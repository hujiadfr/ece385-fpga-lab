==> flow/design.v <==
package SLC3_2;
   parameter op_ADD = 4'b0001;  
   parameter op_AND = 4'b0101;
   parameter op_NOT = 4'b1001;
   parameter op_BR  = 4'b0000;
   parameter op_JMP = 4'b1100;
   parameter op_JSR = 4'b0100;
   parameter op_LDR = 4'b0110;
   parameter op_STR = 4'b0111;
   parameter op_PSE = 4'b1101;
   parameter NO_OP = 15'b0;    
   parameter R0 = 3'b000;       
   parameter R1 = 3'b001;
   parameter R2 = 3'b010;
   parameter R3 = 3'b011;
   parameter R4 = 3'b100;
   parameter R5 = 3'b101;
   parameter R6 = 3'b110;
   parameter R7 = 3'b111;
   parameter p   = 3'b001;      
   parameter z   = 3'b010;
   parameter zp  = 3'b011;
   parameter n   = 3'b100;
   parameter np  = 3'b101;
   parameter nz  = 3'b110;
   parameter nzp = 3'b111;
   parameter outHEX = -1;
   parameter inSW = -1;
   function [15:0] opCLR ( input [2:0] DR );
      opCLR[15:12] = op_AND;
      opCLR[11: 9] = DR;
      opCLR[ 8: 6] = DR;
      opCLR[ 5   ] = 1'b1;
      opCLR[ 4: 0] = 5'b0;
   endfunction
   function [15:0] opAND ( input [2:0] DR, SR1, SR2 );
      opAND[15:12] = op_AND;
      opAND[11: 9] = DR;
      opAND[ 8: 6] = SR1;
      opAND[ 5: 3] = 3'b0;
      opAND[ 2: 0] = SR2;
   endfunction
   function [15:0] opANDi ( input [2:0] DR, SR, integer imm5 );
      opANDi[15:12] = op_AND;
      opANDi[11: 9] = DR;
      opANDi[ 8: 6] = SR;
      opANDi[ 5   ] = 1'b1;
      opANDi[ 4: 0] = imm5[4:0];
   endfunction
   function [15:0] opADD ( input [2:0] DR, SR1, SR2 );
      opADD[15:12] = op_ADD;
      opADD[11: 9] = DR;
      opADD[ 8: 6] = SR1;
      opADD[ 5: 3] = 3'b0;
      opADD[ 2: 0] = SR2;
   endfunction
   function [15:0] opADDi ( input [2:0] DR, SR, integer imm5 );
      opADDi[15:12] = op_ADD;
      opADDi[11: 9] = DR;
      opADDi[ 8: 6] = SR;
      opADDi[ 5   ] = 1'b1;
      opADDi[ 4: 0] = imm5[4:0];
   endfunction
   function [15:0] opINC ( input [2:0] DR );
      opINC[15:12] = op_ADD;
      opINC[11: 9] = DR;
      opINC[ 8: 6] = DR;
      opINC[ 5   ] = 1'b1;
      opINC[ 4: 0] = 1;
   endfunction
   function [15:0] opDEC ( input [2:0] DR );
      opDEC[15:12] = op_ADD;
      opDEC[11: 9] = DR;
      opDEC[ 8: 6] = DR;
      opDEC[ 5   ] = 1'b1;
      opDEC[ 4: 0] = -1;
   endfunction
   function [15:0] opNOT ( input [2:0] DR, SR );
      opNOT[15:12] = op_NOT;
      opNOT[11: 9] = DR;
      opNOT[ 8: 6] = SR;
      opNOT[ 5: 0] = 5'b1;
   endfunction
   function [15:0] opBR ( input [2:0] condition, integer PCoffset9 );
      opBR[15:12] = op_BR;
      opBR[11: 9] = condition;
      opBR[ 8: 0] = PCoffset9[8:0];
   endfunction
   function [15:0] opJMP ( input [2:0] BaseR );
      opJMP[15:12] = op_JMP;
      opJMP[11: 9] = 3'b0;
      opJMP[ 8: 6] = BaseR;
      opJMP[ 5: 0] = 6'b0;
   endfunction
   function [15:0] opRET ( );
      opRET[15:12] = op_JMP;
      opRET[11: 9] = 3'b0;
      opRET[ 8: 6] = R7;
      opRET[ 5: 0] = 6'b0;
   endfunction
   function [15:0] opJSR ( input integer PCoffset11 );
      opJSR[15:12] = op_JSR;
      opJSR[11   ] = 1'b1;
      opJSR[10: 0] = PCoffset11[10:0];
   endfunction
   function [15:0] opLDR ( input [2:0] DR, BaseR, integer offset6 );
      opLDR[15:12] = op_LDR;
      opLDR[11: 9] = DR;
      opLDR[ 8: 6] = BaseR;
      opLDR[ 5: 0] = offset6[5:0];
   endfunction
   function [15:0] opSTR ( input [2:0] SR, BaseR, integer offset6 );
      opSTR[15:12] = op_STR;
      opSTR[11: 9] = SR;
      opSTR[ 8: 6] = BaseR;
      opSTR[ 5: 0] = offset6[5:0];
   endfunction
   function [15:0] opPSE ( input [11:0] ledVect12 );
      opPSE[15:12] = op_PSE;
      opPSE[11: 0] = ledVect12;
   endfunction
endpackage
module ship_controller (
            input           Clk,                         
            input           Reset,
            input  [4:0]    Command,                     
            output [9:0]    Ship_X_Step, Ship_Y_Step,    
            output [7:0]    Ship_Angle,                  
            output          forward                      
);
    parameter [9:0] Ship_Max_Velocity_Forward = 10'd02;    
    parameter [9:0] Ship_Max_Velocity_Backward = 10'd02;   
    parameter [7:0] Ship_Angle_Default = 8'b00000001;      
    logic [9:0] Ship_Velocity;   
    logic [27:0] Count;          
    initial begin
        Ship_Velocity = 10'd0;
        Ship_Angle = Ship_Angle_Default;
        Ship_X_Step = 10'd0;
        Ship_Y_Step = 10'd0;
        forward = 1'b1;
        Count = 28'h0;
    end
    logic [9:0] Ship_X_Step_in, Ship_Y_Step_in;
    logic [7:0] Ship_Angle_in;   
    logic [9:0] Ship_Velocity_in;
    logic       forward_in;
    always_comb  
    begin
        Ship_Velocity_in = Ship_Velocity;
        Ship_Angle_in = Ship_Angle;
        forward_in = forward;
        Ship_X_Step_in = Ship_Velocity_in;
        Ship_Y_Step_in = Ship_Velocity_in;
        if((Ship_Angle[2] == 1'b1)||(Ship_Angle[6] == 1'b1))
        begin
            Ship_X_Step_in = 10'd0;
        end
        else if((Ship_Angle[0] == 1'b1)||(Ship_Angle[4] == 1'b1))
        begin
            Ship_Y_Step_in = 10'd0;
        end
        if (Ship_Velocity == 10'd0)  
        begin
            Ship_X_Step_in = 10'd0;
            Ship_Y_Step_in = 10'd0;
            if (Command[3:2] == 2'b10)   
            begin
                Ship_Velocity_in = 1'd1;
                forward_in = 1'b1;
            end
            else if (Command[3:2] == 2'b01)    
            begin
                Ship_Velocity_in = 10'd1;
                forward_in = 1'b0;
                case(Ship_Angle)
                    8'b00010000: Ship_Angle_in = 8'b00000001;
                    8'b00100000: Ship_Angle_in = 8'b00000010;
                    8'b01000000: Ship_Angle_in = 8'b00000100;
                    8'b10000000: Ship_Angle_in = 8'b00001000;
                    default: Ship_Angle_in = Ship_Angle << 4;      
                endcase
            end
        end
        else if (Ship_Velocity != 10'd0)  
        begin
            if (forward == 1'b1)     
                if (Command[1:0] == 2'b10)   
                begin
                    case(Ship_Angle)
                        8'b10000000: Ship_Angle_in = 8'b00000001;
                        default: Ship_Angle_in = Ship_Angle << 1;      
                    endcase
                end
                else if (Command[1:0] == 2'b01)  
                begin
                    case(Ship_Angle)
                        8'b00000001: Ship_Angle_in = 8'b10000000;
                        default: Ship_Angle_in = Ship_Angle >> 1;      
                    endcase
                end
                if (Command[3:2] == 2'b10)  
                begin
                    Ship_Velocity_in = Ship_Velocity + 1'd1;
                    if (Ship_Velocity == Ship_Max_Velocity_Forward)    
                    begin
                        Ship_Velocity_in = Ship_Velocity;
                        case(Ship_Angle)
                        8'b00010000: Ship_Angle_in = 8'b00000001;
                        8'b00100000: Ship_Angle_in = 8'b00000010;
                        8'b01000000: Ship_Angle_in = 8'b00000100;
                        8'b10000000: Ship_Angle_in = 8'b00001000;
                        default: Ship_Angle_in = Ship_Angle << 4;      
                endcase
                    end
                end
                else if (Command[3:2] == 2'b01)  
                begin
                    Ship_Velocity_in = Ship_Velocity + (~(10'd1)+1'd1);
                end
            end
            else if (forward == 1'b0)    
            begin
                if (Command[1:0] == 2'b10)   
                begin
                    case(Ship_Angle)
                        8'b00000001: Ship_Angle_in = 8'b10000000;
                        default: Ship_Angle_in = Ship_Angle >> 1;      
                    endcase
                end
                else if (Command[1:0] == 2'b01)  
                begin
                    case(Ship_Angle)
                        8'b10000000: Ship_Angle_in = 8'b00000001;
                        default: Ship_Angle_in = Ship_Angle << 1;      
                    endcase
                end
                if (Command[3:2] == 2'b10)  
                begin
                    Ship_Velocity_in = Ship_Velocity + (~(10'd1)+1'd1);
                    if (Ship_Velocity == 10'd1) begin
                        forward_in = 1'b1;
                    end
                end
                else if (Command[3:2] == 2'b01)  
                begin
                    Ship_Velocity_in = Ship_Velocity + 1'd1;
                    if (Ship_Velocity == Ship_Max_Velocity_Backward)    
                    begin
                        Ship_Velocity_in = Ship_Velocity;
                    end
                end
            end
	end
    always_ff @ (posedge Clk)    
    begin
        if (Reset == 1'b1)
        begin
            Ship_Velocity = 10'd0;
            Ship_Angle = Ship_Angle_Default;
            forward = 1'b1;
            Count = 28'h0;
        end
        else if(Count >= 28'hbebc20)  
		  begin
            Count <= 28'h0;
            Ship_Velocity <= Ship_Velocity_in;
            Ship_Angle <= Ship_Angle_in;
            Ship_X_Step <= Ship_X_Step_in;
            Ship_Y_Step <= Ship_Y_Step_in;
            forward <= forward_in;
        end
        else
            Count <= Count + 1;
    end
endmodule
* Reports on ship_controller
The steps from the RTL of ship_controller to its reports follow in flow order. Line numbers count from 1 in the design file above. The mark - stands for no value.
Set-up: top ship_controller, clock Clk, cell library sky130hd, corner tt_025C_1v80

* Word-level counts
Yosys after proc, flatten, opt, wreduce and memory -nomap, before mapping. Memory bits, and registers merged into a memory's read port (data or address), are not among the register bits. Print and check cells are not counted. Equal cells are merged and count once.
Operators by class: $add $sub $neg 3, $lt $le $gt $ge 1, shifts and indexed selects 0, muxes and demuxes 34, divide/modulo/power cells 0, equality and inequality tests 16, multiply operators 0, reductions and logical operators 12, bitwise gates (word level) 1
Operator list (count):
- 10-bit 2-to-1 mux | 12
- 8-bit 2-to-1 mux | 14
- 8-bit parallel mux with 4-bit select | 1
- 28-bit by 1-bit adder with 28-bit output (second input constant) | 1
- 28-bit by 24-bit >= comparator with 1-bit output (second input constant) | 1
- 10-bit by 1-bit adder with 10-bit output (second input constant) | 1
- 10-bit by 1-bit equality test with 1-bit output (second input constant) | 1
- 10-bit adder (second input constant) | 1
- 10-bit by 2-bit equality test with 1-bit output (second input constant) | 1
- 10-bit zero test | 1
- 10-bit nonzero test | 1
- 8-bit by 1-bit equality test with 1-bit output (second input constant) | 1
- 8-bit by 5-bit equality test with 1-bit output (second input constant) | 1
- 8-bit by 6-bit equality test with 1-bit output (second input constant) | 1
- 8-bit by 7-bit equality test with 1-bit output (second input constant) | 1
- 8-bit equality test (second input constant) | 1
- 1-bit 2-to-1 mux | 7
- 3-bit by 1-bit inequality test with 1-bit output (second input constant) | 2
- 3-bit AND reduction | 2
- 5-bit AND reduction | 1
- 2-bit by 1-bit equality test with 1-bit output (second input constant) | 2
- 2-bit equality test (second input constant) | 2
- 2-bit inequality test (second input constant) | 2
- 2-bit OR reduction | 2
- 4-bit nonzero test | 1
- 1-bit logical OR | 2
- 2-bit by 1-bit inequality test with 1-bit output (second input constant) | 1
- 2-bit AND reduction | 1
Other operator kinds: 2; their cells: 2.
Word-level totals: ROM bits 0, word width x clocked read ports 0, register bits after elaboration 67, elaborated cells 73, latch bits 0, output and inout bits 29, RAM bits 0, input bits 7, memories kept 0

* Longest topological paths
Longest topological path by Yosys (ltp), each cell counted once; first at word level (registers and memories cut), then after technology mapping (sequential cells cut; the memories' decode and read muxes count).
Depth: depth after elaboration 9, ABC_AREA 0, depth in mapped cells 8, gate-level depth less buffers 7

* Synthesis result
Yosys stat after the flow's synthesis: flattened, memories mapped to cells. It holds for the ABC_AREA given above (unset counts as 0); a run with the other value may have another netlist.
Synthesis totals: area of sequential cells 1541.5 um2, mapped cells 376, flip-flops 67, buffer cells 21, mapped area 3410.8 um2
Cell types:
- sky130_fd_sc_hd__dfxtp_1 | count 47, total area 940.902 um2
- sky130_fd_sc_hd__edfxtp_1 | count 20, total area 600.576 um2
- sky130_fd_sc_hd__nor2_1 | count 45, total area 168.912 um2
- sky130_fd_sc_hd__xnor2_1 | count 17, total area 148.893 um2
- sky130_fd_sc_hd__nand3_1 | count 19, total area 95.091 um2
- sky130_fd_sc_hd__ha_1 | count 7, total area 87.584 um2
- sky130_fd_sc_hd__nand2_1 | count 22, total area 82.579 um2
- sky130_fd_sc_hd__mux2i_1 | count 7, total area 70.067 um2
- sky130_fd_sc_hd__nor4_1 | count 11, total area 68.816 um2
- sky130_fd_sc_hd__inv_1 | count 18, total area 67.565 um2
- sky130_fd_sc_hd__nor3_1 | count 13, total area 65.062 um2
- sky130_fd_sc_hd__and3_1 | count 9, total area 56.304 um2
- sky130_fd_sc_hd__o22ai_1 | count 9, total area 56.304 um2
- sky130_fd_sc_hd__clkbuf_1 | count 14, total area 52.55 um2
- sky130_fd_sc_hd__a2bb2oi_1 | count 5, total area 43.792 um2
- sky130_fd_sc_hd__nor2b_1 | count 7, total area 43.792 um2
- sky130_fd_sc_hd__o32ai_1 | count 5, total area 43.792 um2
- sky130_fd_sc_hd__or3_1 | count 7, total area 43.792 um2
Other cell types: 35; their cells: 94.

* Path before layout
Path of least setup slack by OpenSTA after synthesis, without wires, with an ideal clock, recovery checks aside; 20% of the period is set as input and as output delay. Where synthesis merged equal registers, the netlist keeps one of their names.
Timing post-synthesis: kind register -> register, from reg Count[17], to reg Ship_X_Step[0], arrival 1908 ps, library setup time 397 ps, launch time at the first pin 0 ps, path slack -75 ps, path delay 2305 ps, buffers on the path 0, stages on the path 6, period 2230 ps, required time 1833 ps, period reached after synthesis 2305 ps
"path delay" = arrival - input delay + setup time. "stages on the path": output pins that drive a net of the path, with the launching flip-flop's if there is one; two outputs of one cell count as two. "period reached after synthesis" is the clock period less the worst setup slack; recovery checks do not enter. This is arithmetic on one report: input and output delays are still those of the set period (20% each). The rows between start and end are the longest chain of elaborated cells between them; the timing report does not say that the signal goes this way. Where chains are equally long, one stands for them. Each line given opens the expression or statement behind the cell; cells for indexed reads and writes are added by Yosys, which also makes memories of some case tables. At most two assigning lines are given for a register; there are more.
Between the ends, post-synthesis: cell sequence sky130_fd_sc_hd__dfxtp_1 > sky130_fd_sc_hd__and4_1 > sky130_fd_sc_hd__a31oi_1 > sky130_fd_sc_hd__o21ai_1 > sky130_fd_sc_hd__nor2_1 > sky130_fd_sc_hd__nor2_1, length of the longest elaborated chain 2, elaborated cells between the ends (all ways) 2, source lines of those cells 1, classes of those cells 1 x compare; 1 x reduce/logical
RTL lines, path post-synthesis:
- from (decl) | RTL line 135 | logic [27:0] Count;
- from (assign) | RTL line 262 | Count = 28'h0;
- from (assign) | RTL line 274 | Count <= Count + 1;
- 28-bit by 24-bit >= comparator with 1-bit output | RTL line 264 | else if(Count >= 28'hbebc20)
- 2-bit AND reduction
- to (assign) | RTL line 269 | Ship_X_Step <= Ship_X_Step_in;
- to (decl) | RTL line 127 | output [9:0]    Ship_X_Step, Ship_Y_Step,

* Path in the finished layout
From the final timing report of run B: the path of least setup slack in the routed layout; clock arrival at registers is part of the times. The path's times are printed in steps of 10 ps; the period is the one set.
Timing post-layout: kind input -> register, from in Reset, to reg Ship_X_Step[9], external input delay 510 ps, required time 2660 ps, path slack 210 ps, buffers on the path 4, stages on the path 5, period 2560 ps, launch time at the first pin 510 ps, arrival 2450 ps, library setup time 240 ps
The rows between start and end are the longest chain of elaborated cells between them; the timing report does not say that the signal goes this way. Where chains are equally long, one stands for them.
Between the ends, post-layout: cell sequence sky130_fd_sc_hd__clkdlybuf4s50_1 > sky130_fd_sc_hd__clkbuf_1 > sky130_fd_sc_hd__clkbuf_1 > sky130_fd_sc_hd__nor2_2 > sky130_fd_sc_hd__buf_8, length of the longest elaborated chain 2, elaborated cells between the ends (all ways) 2, source lines of those cells 0, classes of those cells 1 x logic; 1 x reduce/logical
RTL lines, path post-layout:
- from (decl) | RTL line 125 | input           Reset,
- 1-bit NOT
- 2-bit AND reduction
- to (assign) | RTL line 269 | Ship_X_Step <= Ship_X_Step_in;
- to (decl) | RTL line 127 | output [9:0]    Ship_X_Step, Ship_Y_Step,

Memo
Re: implementation data of ship_controller

Design ship_controller on sky130hd. What follows are 2 stored runs of the flow, each under its own settings; their order means nothing. The constraints put input and output delay at 20% of the set period each and load the outputs with 0.01 pF.
"period achieved": clock period set for the run, less the worst setup slack. It is reckoned from that one timing run; input and output delays stay at 20% of the period that was set.
By "total power after layout" is meant OpenSTA's value without simulated activity: inputs other than the clock are taken to toggle once in ten clock periods, and the tool carries that through the logic.

* Run A | settings: period_ns 1.9; CORE_UTILIZATION 49; SETUP_SLACK_MARGIN 0.23; CORE_ASPECT_RATIO 1.49; CORE_MARGIN 3; CELL_PAD_IN_SITES_DETAIL_PLACEMENT 1; ABC_AREA 0; GPL_TIMING_DRIVEN 1; GPL_ROUTABILITY_DRIVEN 1; SLEW_MARGIN 35; CAP_MARGIN 20 | stopped before the end: routing reported GRT-0232
* Run B | settings: period_ns 2.56; CORE_UTILIZATION 18; PLACE_DENSITY_LB_ADDON 0.16; CORE_ASPECT_RATIO 0.66; TNS_END_PERCENT 95; GPL_TIMING_DRIVEN 0; CAP_MARGIN 25; CORE_MARGIN 2; SLEW_MARGIN 20 | results: synthesized cell area 3410.8 um2; full die area 20089.6 um2; utilization in the final report 0.24; setup slack of the worst path 209 ps; total negative setup slack 0 ps; worst hold slack in the final report 480 ps; total power after layout 5130 uW; period achieved 2351 ps
